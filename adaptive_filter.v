==> flow/design.v <==
module adaptive_filter(
    input wire clk,
    input wire rst_n,
    input wire [31:0] input_signal,
    input wire [31:0] desired_signal,
    output reg [31:0] filtered_signal  
);
integer i;
reg [15:0] filter_coefficients [0:7];  
reg [15:0] delay_line [0:7];           
reg [15:0] error_signal;
reg [15:0] update_value;
parameter LEARNING_RATE = 16'd10;  
always @(posedge clk or negedge rst_n)
begin
    if (!rst_n)
    begin
        for ( i = 0; i < 8; i = i + 1)  
        begin
            filter_coefficients[i] <= 16'b0;
            delay_line[i] <= 32'b0;
        end
        error_signal <= 32'b0;
        update_value <= 32'b0;
        filtered_signal <= 32'd0;  
    end
    else
    begin
        for (i = 7; i > 0; i = i - 1)  
        begin
            delay_line[i] <= delay_line[i - 1];
        end
        delay_line[0] <= input_signal;
        filtered_signal <= filter_coefficients[0] * delay_line[0];  
        for ( i = 1; i < 8; i = i + 1)
        begin
            filtered_signal <= filtered_signal + filter_coefficients[i] * delay_line[i];
        end
        error_signal <= desired_signal - filtered_signal;
        update_value <= LEARNING_RATE * error_signal * delay_line[0];
        filter_coefficients[0] <= filter_coefficients[0] + update_value;
        for (i = 1; i < 8; i = i + 1)  
        begin
            update_value <= LEARNING_RATE * error_signal * delay_line[i];
            filter_coefficients[i] <= filter_coefficients[i] + update_value;
        end
    end
end
endmodule
Tool chain data of adaptive_filter

Tool output for the design above, in the order of the flow.
Lines are those of the file above, counted from 1.
Cell names lack the library's common part.
Not given: -

Top module: adaptive_filter
Clock port: clk
Library: sky130hd
Corner: tt_025C_1v80

After elaboration

Counts by Yosys on the flattened word-level netlist (proc, flatten, opt, wreduce). Print and check cells are left out. Cells with the same type and inputs are merged into one.

Register bits after elaboration: 207
Input port bits: 66
Output and inout bits: 32
Cells after elaboration: 18

Add/sub/neg operators: 3
$mul: 3

Operators with widths:

| cell                                                          | count |
| 16-bit by 16-bit multiplier with 32-bit output                | 1 |
| 15-bit by 16-bit multiplier with 15-bit output                | 1 |
| 3-bit by 16-bit multiplier with 15-bit output with constant A | 1 |
| 32-bit adder                                                  | 1 |
| 16-bit adder                                                  | 1 |
| 16-bit subtractor                                             | 1 |

Longest topological paths

Yosys ltp: most cells in a row. Word level: on the elaborated netlist, between registers, memories and ports. Mapped: between sequential cells and ports; inverters and the memories' decode and read muxes count.

Depth in word-level cells: 2
ABC_AREA: 0
Gate-level depth with buffers: 29
Depth with buffers taken out: 29

After synthesis

Source: synth_stat.txt of the flow (Yosys; design flattened, memories mapped). It holds for the ABC_AREA given above (unset counts as 0); a run with the other value may have another netlist.

Cells by type:

| cell     | count | area in all (sq um) |
| fa_1     | 281   | 5.63E+03 |
| dfrtp_1  | 204   | 5.1E+03 |
| ha_1     | 190   | 2377.28 |
| inv_1    | 448   | 1.68E+03 |
| and2_1   | 142   | 888.352 |
| nand2_1  | 227   | 852.067 |
| xnor2_1  | 67    | 586.813 |
| nor2_1   | 58    | 217.709 |
| a21oi_1  | 39    | 195.187 |
| clkbuf_1 | 52    | 195.187 |
| xor2_1   | 17    | 148.893 |
| a21o_1   | 18    | 135.13 |
| o21ai_0  | 25    | 125.12 |
| nor2b_1  | 16    | 100.096 |
| nand3_1  | 13    | 65.062 |
| nand2b_1 | 10    | 62.56 |
| nor3_1   | 11    | 55.053 |
| a21boi_0 | 6     | 45.043 |

Other cell types: 43; their cells: 84.

Standard cells after synthesis: 1908
Mapped area: 0.0191696 sq mm
Sequential part of the area: 0.0051049 sq mm
Flip-flop cells: 204
Buffers: 54

Worst setup path after synthesis

Source: OpenSTA report_checks on the synthesized netlist (no wires, ideal clock, input and output delay 20% of the period each), path of least setup slack; recovery checks are left aside. Register names are those of the netlist, which keeps one name where synthesis merged equal registers.

Path type: reg-to-reg
Start: reg error_signal[1]
End: reg update_value[15]
Clock period: 6620 ps
Setup time: 134 ps
Time at the first pin: 0 ps
Arrival: 6591 ps
Required time: 6486 ps
Setup slack: -104 ps
Path delay: 6725 ps
Stages on the path: 28
Path buffers: 0
Period reached after synthesis: 6724 ps

"path delay" is the arrival time less input delay plus setup time.
"stages on the path": output pins that drive a net of the path, with the launching flip-flop's if there is one; two outputs of one cell count as two.
"period reached after synthesis" is the clock period less the worst setup slack; recovery checks do not enter. This is arithmetic on one report: input and output delays are still those of the set period (20% each).
The rows between start and end are the longest chain of elaborated cells between them; the timing report does not say that the signal goes this way. Where chains are equally long, one stands for them.
Each line given opens the expression or statement behind the cell; cells for indexed reads and writes are added by Yosys, which also makes memories of some case tables.
A register here has more assigning lines than the two given.

Path through: dfrtp_1 > ha_1 > ha_1 > inv_1 > fa_1 > nand2b_1 > a21oi_1 > nor2_1 > nor2_1 > nand2_1 > fa_1 > inv_1 > fa_1 > inv_1 > fa_1 > inv_1 > fa_1 > fa_1 > inv_1 > fa_1 > xnor2_1 > xnor2_1 > xnor2_1 > xnor2_1 > xnor2_1 > xnor3_1 > xnor2_1 > xnor3_1
Cells in the longest elaborated chain: 2
Elaborated cells between the ends (all ways): 2
Those cells by class: mul: 2

RTL lines, path after synthesis:

| element                                        | line | text |
| start, declared                                | 11   | `reg [15:0] error_signal;` |
| start, assigned                                | 23   | `error_signal <= 32'b0;` |
| start, assigned                                | 39   | `error_signal <= desired_signal - filtered_signal;` |
| 3-bit by 16-bit multiplier with 15-bit output  | 44   | `update_value <= LEARNING_RATE * error_signal * delay_line[i];` |
| 15-bit by 16-bit multiplier with 15-bit output | 44   |  |
| end, assigned                                  | 40   | `update_value <= LEARNING_RATE * error_signal * delay_line[0];` |
| end, assigned                                  | 44   |  |
| end, declared                                  | 12   | `reg [15:0] update_value;` |

Timing after layout

From the final timing report of run 1: the path of least setup slack in the routed layout; clock arrival at registers is part of the times.
The path's times are printed in steps of 10 ps; the period is the one set.

Path type: reg-to-reg
Start: reg error_signal[3]
End: reg update_value[15]
Clock period: 4400 ps
Setup time: 120 ps
Time at the first pin: 540 ps
Arrival: 7020 ps
Required time: 4830 ps
Setup slack: -2190 ps
Stages on the path: 29
Path buffers: 0

The rows between start and end are the longest chain of elaborated cells between them; the timing report does not say that the signal goes this way. Where chains are equally long, one stands for them.
A register here has more assigning lines than the two given.

Path through: dfrtp_1 > ha_1 > ha_2 > inv_2 > fa_2 > nand2b_4 > a211oi_4 > o21ai_2 > a21oi_2 > xor2_2 > nand2_1 > fa_1 > inv_1 > ha_1 > inv_1 > fa_1 > inv_1 > fa_1 > fa_1 > inv_1 > fa_2 > xnor2_2 > xnor2_1 > xnor2_1 > xnor2_1 > xnor2_1 > xnor3_1 > xnor2_1 > xnor3_1
Cells in the longest elaborated chain: 2
Elaborated cells between the ends (all ways): 2
Those cells by class: mul: 2

RTL lines, path post-layout:

| element                                        | line | text |
| start, declared                                | 11   | `reg [15:0] error_signal;` |
| start, assigned                                | 23   | `error_signal <= 32'b0;` |
| start, assigned                                | 39   | `error_signal <= desired_signal - filtered_signal;` |
| 3-bit by 16-bit multiplier with 15-bit output  | 44   | `update_value <= LEARNING_RATE * error_signal * delay_line[i];` |
| 15-bit by 16-bit multiplier with 15-bit output | 44   |  |
| end, assigned                                  | 40   | `update_value <= LEARNING_RATE * error_signal * delay_line[0];` |
| end, assigned                                  | 44   |  |
| end, declared                                  | 12   | `reg [15:0] update_value;` |

Ticket comment

Below are 2 stored runs of the flow (Yosys, OpenROAD; platform sky130hd) on adaptive_filter, each with its settings and what was measured, unordered. Constraints: input delay and output delay 20% of the set period each, output load 0.01 pF.
By "achieved clock period" is meant the clock period of the run minus its worst setup slack. This is arithmetic on one report: input and output delays are still those of the set period (20% each).
"critical setup path time" is the time allowed to the run's worst setup path (the clock period less input and output delay, where it has them) less its slack. Clock arrival times count: a late capture clock shortens it, a late launch clock lengthens it.
"critical setup path time" is known to 10 ps.
Settings: -- = not set for that run.

| name                                    | run 1      | run 2      |
| period_ns                               | 4.4        | 4.22       |
| CORE_UTILIZATION                        | 56         | 61         |
| SETUP_SLACK_MARGIN                      | -0.16      | 1.12       |
| PLACE_DENSITY_LB_ADDON                  | 0.01       | --         |
| CELL_PAD_IN_SITES_GLOBAL_PLACEMENT      | 2          | --         |
| CELL_PAD_IN_SITES_DETAIL_PLACEMENT      | 0          | --         |
| GPL_TIMING_DRIVEN                       | 1          | 1          |
| GPL_ROUTABILITY_DRIVEN                  | 1          | --         |
| CAP_MARGIN                              | 40         | 20         |
| SLEW_MARGIN                             | 0          | 0          |
| MIN_ROUTING_LAYER                       | met1       | met2       |
| MAX_ROUTING_LAYER                       | met5       | --         |
| CORE_MARGIN                             | 2          | 2          |
| PLACE_DENSITY                           | --         | 0.78       |
| TNS_END_PERCENT                         | --         | 95         |
| CTS_CLUSTER_SIZE                        | --         | 44         |
| area of the synthesized netlist (sq mm) | 0.0191696  | 0.0191696  |
| die outline area (sq mm)                | 0.0357267  | 0.0328588  |
| std-cell area (final layout) (sq mm)    | 0.0248201  | 0.0251867  |
| worst setup slack after layout (ps)     | -2189      | -2396      |
| achieved clock period (ps)              | 6589       | 6616       |
| critical setup path time (ps)           | 6590       | 6620       |
| worst setup path type                   | reg-to-reg | reg-to-reg |
