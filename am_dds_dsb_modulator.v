==> flow/design.v <==
module am_dds_dsb_modulator(
    input wire clk,
    input wire rst_n,
    input wire [7:0] amplitude,
    input wire [31:0] carrier_freq,
    input wire [31:0] sample_freq,
    output wire signed [15:0] modulated_signal
);
reg [31:0] phase_accumulator;
always @(posedge clk or negedge rst_n) begin
    if (!rst_n)
        phase_accumulator <= 32'b0;
    else
        phase_accumulator <= phase_accumulator + carrier_freq;
end
reg [15:0] sine_lut [0:63];
initial begin
    sine_lut[0] = 16'b0000000000000000;
    sine_lut[1] = 16'b0000011110101110;
    sine_lut[2] = 16'b0000111101100111;
    sine_lut[3] = 16'b0001011011010001;
    sine_lut[4] = 16'b0001110111001110;
    sine_lut[5] = 16'b0010001100111100;
    sine_lut[6] = 16'b0010011111111001;
    sine_lut[7] = 16'b0010110000110110;
    sine_lut[8] = 16'b0011000011011000;
    sine_lut[9] = 16'b0011011000011110;
    sine_lut[10] = 16'b0011110000000000;
    sine_lut[11] = 16'b0011110000000000;
    sine_lut[12] = 16'b0011011000011110;
    sine_lut[13] = 16'b0011000011011000;
    sine_lut[14] = 16'b0010110000110110;
    sine_lut[15] = 16'b0010011111111001;
    sine_lut[16] = 16'b0010001100111100;
    sine_lut[17] = 16'b0001110111001110;
    sine_lut[18] = 16'b0001011011010001;
    sine_lut[19] = 16'b0000111101100111;
    sine_lut[20] = 16'b0000011110101110;
    sine_lut[21] = 16'b0000000000000000;
    sine_lut[22] = 16'b1111100001010010;
    sine_lut[23] = 16'b1111000010011001;
    sine_lut[24] = 16'b1110100100101111;
    sine_lut[25] = 16'b1110001001110010;
    sine_lut[26] = 16'b1101110011000100;
    sine_lut[27] = 16'b1101011100110111;
    sine_lut[28] = 16'b1101000111110100;
    sine_lut[29] = 16'b1100101101001111;
    sine_lut[30] = 16'b1100011111100110;
    sine_lut[31] = 16'b1100000000000000;
    sine_lut[32] = 16'b1100000000000000;
    sine_lut[33] = 16'b1100011111100110;
    sine_lut[34] = 16'b1100101101001111;
    sine_lut[35] = 16'b1101000111110100;
    sine_lut[36] = 16'b1101011100110111;
    sine_lut[37] = 16'b1101110011000100;
    sine_lut[38] = 16'b1110001001110010;
    sine_lut[39] = 16'b1110100100101111;
    sine_lut[40] = 16'b1111000010011001;
    sine_lut[41] = 16'b1111100001010010;
    sine_lut[42] = 16'b1111111111111111;
    sine_lut[43] = 16'b1111100001010010;
    sine_lut[44] = 16'b1111000010011001;
    sine_lut[45] = 16'b1110100100101111;
    sine_lut[46] = 16'b1110001001110010;
    sine_lut[47] = 16'b1101110011000100;
    sine_lut[48] = 16'b1101011100110111;
    sine_lut[49] = 16'b1101000111110100;
    sine_lut[50] = 16'b1100101101001111;
    sine_lut[51] = 16'b1100011111100110;
    sine_lut[52] = 16'b1100000000000000;
    sine_lut[53] = 16'b1100000000000000;
    sine_lut[54] = 16'b1100011111100110;
    sine_lut[55] = 16'b1100101101001111;
    sine_lut[56] = 16'b1101000111110100;
    sine_lut[57] = 16'b1101011100110111;
    sine_lut[58] = 16'b1101110011000100;
    sine_lut[59] = 16'b1110001001110010;
    sine_lut[60] = 16'b1110100100101111;
    sine_lut[61] = 16'b1111000010011001;
    sine_lut[62] = 16'b1111100001010010;
    sine_lut[63] = 16'b1111111111111111;
end
wire [5:0] lut_addr = phase_accumulator[31:26];
wire signed [15:0] carrier_signal = sine_lut[lut_addr];
assign modulated_signal = amplitude * carrier_signal;
endmodule
### Reports on am_dds_dsb_modulator

Tool output for the design above, in the order of the flow.
Line numbers count from 1 in the design file above.
Operators: Yosys type, input widths -> output width; for muxes data width and select width s.
Cell names lack the library's common part.
Not given: -

* top module: am_dds_dsb_modulator
* clock input: clk
* standard-cell library: sky130hd
* timing corner: tt_025C_1v80

### After elaboration

Source: Yosys, flattened and elaborated, memories not mapped. Widths are those after wreduce; folded enables and synchronous resets count as part of the registers. Registers that Yosys merges into a memory's read port (data or address) are not register bits. Print and check cells do not count. Equal cells are merged and count once.
Yosys's memory passes give these memory sizes; they may raise the number of words (mostly to a power of two), join words into wider ones and drop unused or constant bits.

* word width x clocked read ports: 0
* bits of input ports: 74
* bits in writable memories: 0
* flip-flop bits (word level): 32
* memory bits (read-only): 1024
* memory cells: 1
* word-level cells: 4
* latch bits: 0

* muxes and demuxes: 0
* shift-type cells: 0
* multipliers: 1
* add/subtract/negate cells: 1
* div/mod/pow operators: 0
* reductions and logical operators: 0
* bitwise operators: 0
* eq/ne operators: 0
* $lt $le $gt $ge: 0

Memories
* sine_lut: depth 64, bits a word 16, read ports 1, write ports 0, line 16 `reg [15:0] sine_lut [0:63];`

Operator list (number)
* $mul 8x16->16: 1
* $add 32x32->32: 1

### Longest topological paths

Yosys ltp: most cells in a row. Word level: on the elaborated netlist, between registers, memories and ports. Mapped: between sequential cells and ports; inverters and the memories' decode and read muxes count.

* word-level depth: 1
* ABC_AREA: 0
* mapped depth: 29
* mapped depth without buffers: 26

### After synthesis

Yosys stat after the flow's synthesis: flattened, memories mapped to cells. It holds for the ABC_AREA given above (unset counts as 0); a run with the other value may have another netlist.

* standard cells after synthesis: 815
* mapped area: 6722.7 um^2
* mapped flip-flops: 32
* buffers: 37

Cells by type
* fa_1: number 61, total area 1.22E+03 um^2
* dfrtp_1: number 32, total area 800.768 um^2
* ha_1: number 63, total area 788.256 um^2
* xnor2_1: number 42, total area 367.853 um^2
* inv_1: number 91, total area 341.578 um^2
* nand2_1: number 82, total area 307.795 um^2
* a21oi_1: number 60, total area 300.288 um^2
* o21ai_0: number 48, total area 240.23 um^2
* and2_1: number 38, total area 237.728 um^2
* mux4_2: number 8, total area 180.173 um^2
* nor2_1: number 42, total area 157.651 um^2
* nor2b_1: number 25, total area 156.4 um^2
* nand2b_1: number 19, total area 118.864 um^2
* xor2_1: number 11, total area 96.342 um^2
* a21o_1: number 12, total area 90.086 um^2
* o211ai_1: number 12, total area 90.086 um^2
* buf_2: number 15, total area 75.072 um^2
* nand3_1: number 11, total area 55.053 um^2

Other cell types: 50; their cells: 143.

### Timing after synthesis

Source: OpenSTA report_checks on the synthesized netlist (no wires, ideal clock, input and output delay 20% of the period each), path of least setup slack; recovery checks are left aside. Register names are those of the netlist, which keeps one name where synthesis merged equal registers.

* path kind: register to output
* from: reg phase_accumulator[27]
* to: out modulated_signal[15]
* arrival time: 6.368 ns
* data required time: 7.032 ns
* clock period: 8.79 ns
* time at the first pin: 0.000 ns
* delay of the path: 6.368 ns
* stages: 25
* slack: 0.664 ns
* period reached after synthesis: 8.126 ns

"delay of the path" = arrival - input delay + setup time.
A path that ends at an output port has no setup time.
"stages" counts driving pins, that of a launching flip-flop among them; a cell with two outputs on the path counts twice.
"period reached after synthesis" = period - worst setup slack (recovery checks aside). The figure is calculated, with input and output delays left at 20% of the set period.
The rows between start and end are the longest chain of elaborated cells between them; the timing report does not say that the signal goes this way. Where chains are equally long, one stands for them.
Each line given opens the expression or statement behind the cell; cells for indexed reads and writes are added by Yosys, which also makes memories of some case tables.
A memory read counts as a cell of the chain, while the word-level depth stops at memories.

* cells stage by stage: dfrtp_1 > buf_2 > clkbuf_1 > inv_1 > ha_1 > buf_1 > or3b_2 > a311oi_1 > a311oi_1 > a21oi_1 > nand2b_1 > fa_1 > fa_1 > inv_1 > fa_1 > inv_1 > fa_1 > inv_1 > ha_1 > a21boi_0 > o21ai_0 > a21oi_1 > a41o_1 > o41a_1 > xnor2_1
* length of the longest elaborated chain: 2
* elaborated cells on any way between the ends: 2

RTL lines, path post-synthesis
* start: declaration: line 9 `reg [31:0] phase_accumulator;`
* start: assignment: line 12 `phase_accumulator <= 32'b0;`
* start: assignment: line 14 `phase_accumulator <= phase_accumulator + carrier_freq;`
* $mem_v2 64x16: line 16 `reg [15:0] sine_lut [0:63];`
* $mul 8x16->16: line 85 `assign modulated_signal = amplitude * carrier_signal;`
* end: declaration: line 7 `output wire signed [15:0] modulated_signal`

Wiki page: am_dds_dsb_modulator / flow data

Top module am_dds_dsb_modulator; platform sky130hd; tools Yosys and OpenROAD; 2 stored runs in no particular order. Input and output delays are each 20% of the period that was set; the output load is 0.01 pF.

### Job 1

==> flow/run.sh <==
#!/bin/bash
# the make line also repeats the synthesis and layout settings of config.mk as NAME=value (left out here)
make -C /OpenROAD-flow-scripts/flow DESIGN_CONFIG=/design/flow/config.mk WORK_HOME=/design/flow/orfs CLKGATE_MAP_FILE= finish
==> flow/config.mk <==
export PLATFORM = sky130hd
export DESIGN_NAME = am_dds_dsb_modulator
export DESIGN_NICKNAME = am_dds_dsb_modulator
export VERILOG_FILES = /design/flow/design.v
export SDC_FILE = /design/flow/constraint.sdc
export NUM_CORES = 4
export LEC_CHECK = 0
export ABC_AREA = 0
export CAP_MARGIN = 20
export CELL_PAD_IN_SITES_DETAIL_PLACEMENT = 2
export CELL_PAD_IN_SITES_GLOBAL_PLACEMENT = 2
export CORE_ASPECT_RATIO = 1.65
export CORE_MARGIN = 10
export CORE_UTILIZATION = 65
export CTS_CLUSTER_DIAMETER = 125
export CTS_CLUSTER_SIZE = 74
export SETUP_SLACK_MARGIN = -0.26
export SLEW_MARGIN = 0
==> flow/constraint.sdc <==
create_clock -name core_clock -period 6.3 [get_ports {clk}]
set_input_delay 1.2600 -clock core_clock [delete_from_list [all_inputs] [get_ports {clk}]]
set_output_delay 1.2600 -clock core_clock [all_outputs]
set_load 0.01 [all_outputs]

Outcome of job 1: incomplete, placement halted on GPL-0301

### Job 2

==> flow/run.sh <==
#!/bin/bash
# the make line also repeats the synthesis and layout settings of config.mk as NAME=value (left out here)
make -C /OpenROAD-flow-scripts/flow DESIGN_CONFIG=/design/flow/config.mk WORK_HOME=/design/flow/orfs CLKGATE_MAP_FILE= finish
==> flow/config.mk <==
export PLATFORM = sky130hd
export DESIGN_NAME = am_dds_dsb_modulator
export DESIGN_NICKNAME = am_dds_dsb_modulator
export VERILOG_FILES = /design/flow/design.v
export SDC_FILE = /design/flow/constraint.sdc
export NUM_CORES = 4
export LEC_CHECK = 0
export CAP_MARGIN = 30
export CELL_PAD_IN_SITES_DETAIL_PLACEMENT = 0
export CELL_PAD_IN_SITES_GLOBAL_PLACEMENT = 2
export CORE_MARGIN = 2
export CORE_UTILIZATION = 69
export CTS_CLUSTER_SIZE = 97
export HOLD_SLACK_MARGIN = 0.02
export MAX_ROUTING_LAYER = met5
export MIN_ROUTING_LAYER = met2
export PLACE_DENSITY = 0.39
export SLEW_MARGIN = 20
export TNS_END_PERCENT = 15
==> flow/constraint.sdc <==
create_clock -name core_clock -period 14.5 [get_ports {clk}]
set_input_delay 2.9000 -clock core_clock [delete_from_list [all_inputs] [get_ports {clk}]]
set_output_delay 2.9000 -clock core_clock [all_outputs]
set_load 0.01 [all_outputs]

Outcome of job 2: incomplete, placement halted on GPL-0301
